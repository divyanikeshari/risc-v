==> flow/design.v <==
`timescale 1ns / 1ps
module Decode_Cycle(clk, rst, InstrD, PCD, PCPlus4D,RegWriteW, RDW, ResultW,
                     ZeroE, ResultSrcE, MemWriteE, ALUSrcE, RegWriteE, 
                     PCSrcE, ALUControlE, RD1_E, RD2_E, ImmExtE,RdE, PCPlus4E, 
                     PCE, Rs1E, Rs2E,Rs1D_out, Rs2D_out, RdD_out);
input [31:0] InstrD, PCD, PCPlus4D, RDW, ResultW;
input clk, rst, RegWriteW, ZeroE;
output ResultSrcE, MemWriteE, ALUSrcE, RegWriteE, PCSrcE;
output [2:0] ALUControlE;
output [31:0] RD1_E, RD2_E, ImmExtE, PCPlus4E, PCE;
output [4:0] RdE; 
output [4:0] Rs1D_out, Rs2D_out, RdD_out;
output [4:0] Rs1E, Rs2E;
wire ResultSrcD, MemWriteD, ALUSrcD, RegWriteD, PCSrcD;
wire [2:0] ALUControlD;
wire [1:0] ImmSrcD;
wire [31:0] RD1_D, RD2_D, ImmExtD;
wire [4:0] regfile_a1, regfile_a2;
reg ResultSrcD_r, MemWriteD_r, ALUSrcD_r, RegWriteD_r, PCSrcD_r;
reg [2:0] ALUControlD_r;
reg [31:0] RD1_D_r, RD2_D_r, ImmExtD_r, PCPlus4D_r, PCD_r;
reg [4:0] RdD_r, Rs1D_r, Rs2D_r;
control_unit ctrl_block (
                        .Zero(ZeroE), 
                        .op(InstrD[6:0]), 
                        .funct3(InstrD[14:12]), 
                        .funct7_5(InstrD[30]), 
                        .PCSrc(PCSrcD), 
                        .ResultSrc(ResultSrcD), 
                        .MemWrite(MemWriteD), 
                        .ALUSrc(ALUSrcD), 
                        .ImmSrc(ImmSrcD), 
                        .RegWrite(RegWriteD), 
                        .ALUControl(ALUControlD)
                        );
assign regfile_a1 = InstrD[19:15];
assign regfile_a2 = InstrD[24:20];
assign Rs1D_out = InstrD[19:15];
assign Rs2D_out = InstrD[24:20];
assign RdD_out = InstrD[11:7];
register_file reg_file (
    .A1(regfile_a1), 
    .A2(regfile_a2), 
    .A3(RDW), 
    .WE3(RegWriteW), 
    .WD3(ResultW), 
    .CLK(clk), 
    .RST(rst), 
    .RD1(RD1_D), 
    .RD2(RD2_D)
);
Sign_extension extend_block (
                            .in(InstrD), 
                            .out(ImmExtD), 
                            .ImmSrc(ImmSrcD[0])
                            );
always @ (posedge clk or negedge rst) begin
    if (rst == 1'b0) begin
        ResultSrcD_r <= 1'b0;
        MemWriteD_r <= 1'b0;
        ALUSrcD_r <= 1'b0;
        RegWriteD_r <= 1'b0;
        PCSrcD_r <= 1'b0;
        ALUControlD_r <= 3'b000;
        RD1_D_r <= 32'h00000000;
        RD2_D_r <= 32'h00000000;
        ImmExtD_r <= 32'h00000000; 
        RdD_r <= 5'b00000;
        PCD_r <= 32'h00000000;
        PCPlus4D_r <= 32'h00000000;
        Rs1D_r <= 5'b00000;
        Rs2D_r <= 5'b00000;
    end
    else begin
        ResultSrcD_r <= ResultSrcD;
        MemWriteD_r <= MemWriteD;
        ALUSrcD_r <= ALUSrcD;
        RegWriteD_r <= RegWriteD;
        PCSrcD_r <= PCSrcD;
        ALUControlD_r <= ALUControlD;
        RD1_D_r <= RD1_D;
        RD2_D_r <= RD2_D;
        ImmExtD_r <= ImmExtD; 
        RdD_r <= InstrD[11:7];
        PCD_r <= PCD;
        PCPlus4D_r <= PCPlus4D;
        Rs1D_r <= InstrD[19:15];
        Rs2D_r <= InstrD[24:20]; 
    end
end
assign ResultSrcE = ResultSrcD_r;
assign MemWriteE = MemWriteD_r;
assign ALUSrcE = ALUSrcD_r;
assign RegWriteE = RegWriteD_r;
assign PCSrcE = PCSrcD_r;
assign ALUControlE = ALUControlD_r;
assign RD1_E = RD1_D_r;
assign RD2_E = RD2_D_r;
assign ImmExtE = ImmExtD_r;
assign RdE = RdD_r;
assign PCE = PCD;
assign PCPlus4E = PCPlus4D;
assign Rs1E = Rs1D_r;
assign Rs2E = Rs2D_r;
endmodule
`timescale 1ns / 1ps
module control_unit(Zero, op, funct3, funct7_5, PCSrc, ResultSrc, MemWrite, ALUSrc, ImmSrc, RegWrite,ALUOp, ALUControl);
input Zero, funct7_5;
input [6:0] op;
input [2:0] funct3;
output PCSrc, ResultSrc, MemWrite, ALUSrc, RegWrite;
output [1:0] ImmSrc, ALUOp;
output [2:0] ALUControl; 
wire [1:0] aluop;
wire Branch;
main_decoder main_decoder_module(
                            .Zero(Zero), 
                            .op(op),
                            .Branch(Branch), 
                            .ResultSrc(ResultSrc), 
                            .MemWrite(MemWrite),
                            .ALUSrc(ALUSrc),
                            .ImmSrc(ImmSrc), 
                            .RegWrite(RegWrite), 
                            .ALUOp(aluop)
                            );
ALU__Decoder alu_decoder_module (
                                .op_5(op[5]), 
                                .funct3(funct3), 
                                .funct7_5(funct7_5), 
                                .ALUOp(aluop), 
                                .ALUControl(ALUControl)
                                );
assign PCSrc = Branch & Zero;
endmodule
`timescale 1ns / 1ps
module main_decoder(Zero, op, Branch, ResultSrc, MemWrite,ALUSrc,ImmSrc, RegWrite, ALUOp);
input Zero;
input [6:0] op;
output RegWrite, ALUSrc, MemWrite, ResultSrc, Branch;
output [1:0] ImmSrc, ALUOp;
wire [31:0] PCSrc; 
assign RegWrite = ((op == 7'b0000011) | (op == 7'b0110011)) ? 1'b1 : 1'b0;
assign ALUSrc = ((op == 7'b0000011) | (op == 7'b0100011)) ? 1'b1 : 1'b0;
assign MemWrite = (op == 7'b0100011) ? 1'b1 : 1'b0;
assign ResultSrc = (op == 7'b0000011) ? 1'b1 : 1'b0;
assign Branch = (op == 7'b1100011) ? 1'b1 : 1'b0;
assign ImmSrc = (op == 7'b0100011) ? 2'b01 : (op == 7'b1100011) ? 2'b10 :2'b00;
assign ALUOp = (op == 7'b0110011) ? 2'b10 : (op == 7'b1100011) ? 2'b01 : 2'b00;
assign PCSrc = Zero & Branch;
endmodule
`timescale 1ns / 1ps
module ALU__Decoder(op_5, funct3, funct7_5, ALUOp, ALUControl);
input op_5;
input [2:0] funct3;
input funct7_5;
input [1:0] ALUOp;
output reg [2:0] ALUControl;
wire [1:0] concatenation;
assign concatenation = {op_5 , funct7_5};
always @(*) begin
    case (ALUOp)
      2'b00: ALUControl = 3'b000;   
      2'b01: ALUControl = 3'b001;   
      2'b10: begin
        case (funct3)
          3'b000: ALUControl = (concatenation == 2'b11) ? 3'b001 : 3'b000;  
          3'b111: ALUControl = 3'b010;  
          3'b110: ALUControl = 3'b011;  
          3'b100: ALUControl = 3'b100;  
          3'b010: ALUControl = 3'b101;  
          3'b001: ALUControl = 3'b110;  
          3'b101: ALUControl = 3'b111;  
          default: ALUControl = 3'b000;
        endcase
      end
      default: ALUControl = 3'b000;
    endcase
  end
endmodule
`timescale 1ns / 1ps
module register_file(A1, A2, A3, WE3, WD3, CLK, RST, RD1, RD2);
input [4:0] A1, A2, A3;
input CLK,RST;
input WE3;
input [31:0] WD3;
output [31:0] RD1, RD2;
reg [31:0] mem [31:0];
assign RD1 = (RST == 1'b1) ? mem[A1] : 32'b00000000;
assign RD2 = (RST == 1'b1) ? mem[A2] : 32'b00000000;
always @(posedge CLK)
    begin
    if (WE3 == 1'b1)
        begin
        mem[A3] <= WD3;
        end
    end
initial begin
    mem [9] = 32'h00000020;
end
endmodule
`timescale 1ns / 1ps
module Sign_extension(in, out, ImmSrc);
input [31:0] in;
input ImmSrc;
output reg [31:0] out;
always @(*) begin
    if (ImmSrc == 1'b1)
        out <= {{20{in[31]}}, in[31:25], in[11:7]}; 
    else
        out <= {{20{in[31]}}, in[31:20]};           
end
endmodule
* Step by step through the tools: Decode_Cycle
Tool output for the design above, in the order of the flow. Lines are those of the file above, counted from 1. Operators: Yosys type, input widths -> output width; for muxes data width and select width s. The mark - stands for no value.
Set-up: top Decode_Cycle, clock port clk, cell library sky130hd, timing corner tt_025C_1v80

* Word level
Yosys after proc, flatten, opt, wreduce and memory -nomap, before mapping. Enables and synchronous resets that opt folds into registers are not counted as muxes. Memory bits, and registers merged into a memory's read port (data or address), are not among the register bits. Print and check cells are not counted. Memory sizes are those after Yosys's memory passes, which may raise the word count (mostly to a power of two), join words into wider ones and drop unused or constant bits.
Bit counts: RAM bits 1024, input port bits 164, register bits 99, output and inout bits 198, cells after elaboration 47, memories 1
Memories:
- reg_file.mem | depth 32, width 32, read ports 2, write ports 1, line 188 | reg [31:0] mem [31:0];
Operators by class: reductions and logical operators 1, bitwise gates (word level) 3, equal/unequal tests 13, mux-type cells 17
Operators with widths (number):
- $mux 32 | 3
- $pmux 3 s7 | 1
- $eq 7x6->1 const B | 2
- $eq 3x3->1 const B | 4
- $mux 5 | 2
- $mux 1 | 9
- $eq 7x2->1 const B | 1
- $eq 7x7->1 const B | 1
- $pmux 3 s2 | 1
- $eq 2x2->1 const B | 2
- $eq 3x1->1 const B | 1
- $eq 3x2->1 const B | 1
- $logic_not 3->1 | 1
- $or 1x1->1 | 2
- $eq 2x1->1 const B | 1
- $mux 2 | 1
- $and 1x1->1 | 1

* Longest topological paths
Yosys ltp: most cells in a row. Word level: on the elaborated netlist, between registers, memories and ports. Mapped: between sequential cells and ports; inverters and the memories' decode and read muxes count.
Depth: depth after elaboration 5, ABC_AREA 0, mapped depth 8, mapped depth without buffers 5

* Netlist
Yosys stat after the flow's synthesis: flattened, memories mapped to cells. It holds for the ABC_AREA given above (unset counts as 0); a run with the other value may have another netlist.
Mapped netlist: cell count 2554, flip-flops 1123, mapped area 50698.6 sq um, sequential area 33226.9 sq um
Cells by type:
- sky130_fd_sc_hd__edfxtp_1 | number 1024, total area 3.07E+04 sq um
- sky130_fd_sc_hd__mux4_2 | number 448, total area 1.01E+04 sq um
- sky130_fd_sc_hd__dfrtp_1 | number 99, total area 2.48E+03 sq um
- sky130_fd_sc_hd__mux2_2 | number 133, total area 1.5E+03 sq um
- sky130_fd_sc_hd__mux2i_1 | number 129, total area 1.29E+03 sq um
- sky130_fd_sc_hd__buf_4 | number 134, total area 1.01E+03 sq um
- sky130_fd_sc_hd__o221ai_1 | number 64, total area 560.538 sq um
- sky130_fd_sc_hd__a22oi_1 | number 64, total area 480.461 sq um
- sky130_fd_sc_hd__a221oi_1 | number 49, total area 429.162 sq um
- sky130_fd_sc_hd__a31oi_1 | number 64, total area 400.384 sq um
- sky130_fd_sc_hd__buf_2 | number 80, total area 400.384 sq um
- sky130_fd_sc_hd__clkbuf_1 | number 75, total area 281.52 sq um
- sky130_fd_sc_hd__o21ai_0 | number 50, total area 250.24 sq um
- sky130_fd_sc_hd__nor2_1 | number 44, total area 165.158 sq um
- sky130_fd_sc_hd__o2111ai_1 | number 15, total area 131.376 sq um
- sky130_fd_sc_hd__nand2_1 | number 33, total area 123.869 sq um
- sky130_fd_sc_hd__buf_6 | number 6, total area 67.565 sq um
- sky130_fd_sc_hd__nand3b_1 | number 6, total area 45.043 sq um
Other cell types: 18; their cells: 37. By module: a second synthesis without flattening, with its own total; a netlist apart from the flattened one above.
Unflattened totals: cell total of the unflattened synthesis 2587, area total of the unflattened synthesis 51303.0 sq um
Each row is one instance without its submodules.
By module:
- register_file | cells 2323, area 47209.0 sq um, instances 1
- Decode_Cycle | cells 198, area 3570.9 sq um, instances 1
- Sign_extension | cells 32, area 259.0 sq um, instances 1
- ALU__Decoder | cells 15, area 125.1 sq um, instances 1
- main_decoder | cells 15, area 113.9 sq um, instances 1
- control_unit | cells 4, area 25.0 sq um, instances 1

* Worst setup path after synthesis
Path of least setup slack by OpenSTA after synthesis, without wires, with an ideal clock, recovery checks aside; 20% of the period is set as input and as output delay. Where synthesis merged equal registers, the netlist keeps one of their names.
Timing post-synthesis: path kind input-to-reg, start point input port RDW[1], end point memory reg_file.mem[12][0], data required time 2729 ps, path slack 86 ps, period 3150 ps, stages 3, arrival time 2643 ps, setup time 421 ps, time at the first pin 630 ps, external input delay 630 ps, delay of the path 2434 ps, buffers on the path 1, synthesis period reached 3064 ps
"delay of the path" = arrival - input delay + setup time. "stages" counts driving pins, that of a launching flip-flop among them; a cell with two outputs on the path counts twice. "synthesis period reached" is the clock period less the worst setup slack; recovery checks do not enter. This is arithmetic on one report: input and output delays are still those of the set period (20% each). The rows between start and end are the longest chain of elaborated cells between them; the timing report does not say that the signal goes this way. Where chains are equally long, one stands for them. Each line given opens the expression or statement behind the cell; cells for indexed reads and writes are added by Yosys, which also makes memories of some case tables.
On the way, post-synthesis: cell sequence sky130_fd_sc_hd__or3b_2 -> sky130_fd_sc_hd__clkbuf_1 -> sky130_fd_sc_hd__nor2_1, cells in the longest elaborated chain 1, elaborated cells between the ends (all ways) 1, classes of those cells mux: 1
Ends and longest elaborated chain, post-synthesis:
- from (decl) | line 6 | input [31:0] InstrD, PCD, PCPlus4D, RDW, ResultW;
- $mux 5 | line 193 | if (WE3 == 1'b1)
- to (decl) | line 188 | reg [31:0] mem [31:0];

* Worst path after layout
Path of least setup slack in the final report of flow run A (OpenROAD, finished layout, wires in). Where an end is a register, its clock arrival counts in the times. The report prints the path's times to 10 ps; the period is as set.
Timing post-layout: path kind input-to-reg, start point input port InstrD[17], end point register RD1_D_r[13], external input delay 420 ps, arrival time 2830 ps, stages 8, setup time 150 ps, data required time 2890 ps, buffers on the path 4, time at the first pin 420 ps, path slack 50 ps, period 2110 ps
The rows between start and end are the longest chain of elaborated cells between them; the timing report does not say that the signal goes this way. Where chains are equally long, one stands for them. The chain passes a memory read, where the word-level depth is cut; so it can be longer than that depth.
On the way, post-layout: cell sequence sky130_fd_sc_hd__buf_8 -> sky130_fd_sc_hd__dlygate4sd3_1 -> sky130_fd_sc_hd__clkbuf_16 -> sky130_fd_sc_hd__buf_4 -> sky130_fd_sc_hd__mux2i_1 -> sky130_fd_sc_hd__a221oi_1 -> sky130_fd_sc_hd__o21ai_0 -> sky130_fd_sc_hd__a31oi_1, cells in the longest elaborated chain 2, elaborated cells between the ends (all ways) 2, classes of those cells mux: 1; memory: 1
Ends and longest elaborated chain, post-layout:
- from (decl) | line 6 | input [31:0] InstrD, PCD, PCPlus4D, RDW, ResultW;
- $mem_v2 32x32 | line 188 | reg [31:0] mem [31:0];
- $mux 32 | line 189 | assign RD1 = (RST == 1'b1) ? mem[A1] : 32'b00000000;
- to (assign) | line 65 | RD1_D_r <= 32'h00000000;
- to (assign) | line 81 | RD1_D_r <= RD1_D;
- to (decl) | line 21 | reg [31:0] RD1_D_r, RD2_D_r, ImmExtD_r, PCPlus4D_r, PCD_r;

Ticket comment

Measured data: module Decode_Cycle, platform sky130hd, 2 stored runs of the flow under differing settings, order arbitrary. Input and output delays are each 20% of the period that was set; the output load is 0.01 pF.
"clock period achieved": clock period set for the run, less the worst setup slack. It is reckoned from that one timing run; input and output delays stay at 20% of the period that was set.
"time of the worst setup path" = time allowed to the worst setup path (clock period - input delay - output delay, where it has them) - its slack; a late launch clock adds to it, a late capture clock takes from it.
"total design power": no workload was simulated; the value follows from the tool's default switching activity.
"time of the worst setup path" is given in steps of 10 ps.

[flow run A] flow files
==> flow/run.sh <==
#!/bin/bash
# the make line also repeats the synthesis and layout settings of config.mk as NAME=value (left out here)
make -C /OpenROAD-flow-scripts/flow DESIGN_CONFIG=/design/flow/config.mk WORK_HOME=/design/flow/orfs CLKGATE_MAP_FILE= finish
==> flow/config.mk <==
export PLATFORM = sky130hd
export DESIGN_NAME = Decode_Cycle
export DESIGN_NICKNAME = Decode_Cycle
export VERILOG_FILES = /design/flow/design.v
export SDC_FILE = /design/flow/constraint.sdc
export NUM_CORES = 4
export LEC_CHECK = 0
export ABC_AREA = 0
export CAP_MARGIN = 20
export CELL_PAD_IN_SITES_DETAIL_PLACEMENT = 0
export CELL_PAD_IN_SITES_GLOBAL_PLACEMENT = 3
export CORE_MARGIN = 6
export CORE_UTILIZATION = 21
export CTS_CLUSTER_DIAMETER = 32
export MIN_ROUTING_LAYER = met2
export PLACE_DENSITY_LB_ADDON = 0.15
export SLEW_MARGIN = 20
export TNS_END_PERCENT = 15
==> flow/constraint.sdc <==
create_clock -name core_clock -period 2.11 [get_ports {clk}]
set_input_delay 0.4220 -clock core_clock [delete_from_list [all_inputs] [get_ports {clk}]]
set_output_delay 0.4220 -clock core_clock [all_outputs]
set_load 0.01 [all_outputs]

[flow run A] result: area inside the die boundary 253356.0 sq um; standard-cell area of the final layout 71798.9 sq um; clock period achieved 2059 ps; total design power 77.354 mW; cell area after synthesis 50698.6 sq um; setup slack of the worst path 51 ps; worst hold slack 74 ps; time of the worst setup path 1640 ps; worst setup path kind input-to-reg

[flow run B] flow files
==> flow/run.sh <==
#!/bin/bash
# the make line also repeats the synthesis and layout settings of config.mk as NAME=value (left out here)
make -C /OpenROAD-flow-scripts/flow DESIGN_CONFIG=/design/flow/config.mk WORK_HOME=/design/flow/orfs CLKGATE_MAP_FILE= finish
==> flow/config.mk <==
export PLATFORM = sky130hd
export DESIGN_NAME = Decode_Cycle
export DESIGN_NICKNAME = Decode_Cycle
export VERILOG_FILES = /design/flow/design.v
export SDC_FILE = /design/flow/constraint.sdc
export NUM_CORES = 4
export LEC_CHECK = 0
export CAP_MARGIN = 20
export CORE_MARGIN = 2
export CORE_UTILIZATION = 40
export SLEW_MARGIN = 20
==> flow/constraint.sdc <==
create_clock -name core_clock -period 2.44 [get_ports {clk}]
set_input_delay 0.4880 -clock core_clock [delete_from_list [all_inputs] [get_ports {clk}]]
set_output_delay 0.4880 -clock core_clock [all_outputs]
set_load 0.01 [all_outputs]

[flow run B] result: worst hold slack 44 ps; setup slack of the worst path 83 ps; clock period achieved 2357 ps; total design power 43.324 mW; time of the worst setup path 1870 ps; worst setup path kind reg-to-output; cell area after synthesis 50698.6 sq um; standard-cell area of the final layout 61828.0 sq um; area inside the die boundary 129611.0 sq um
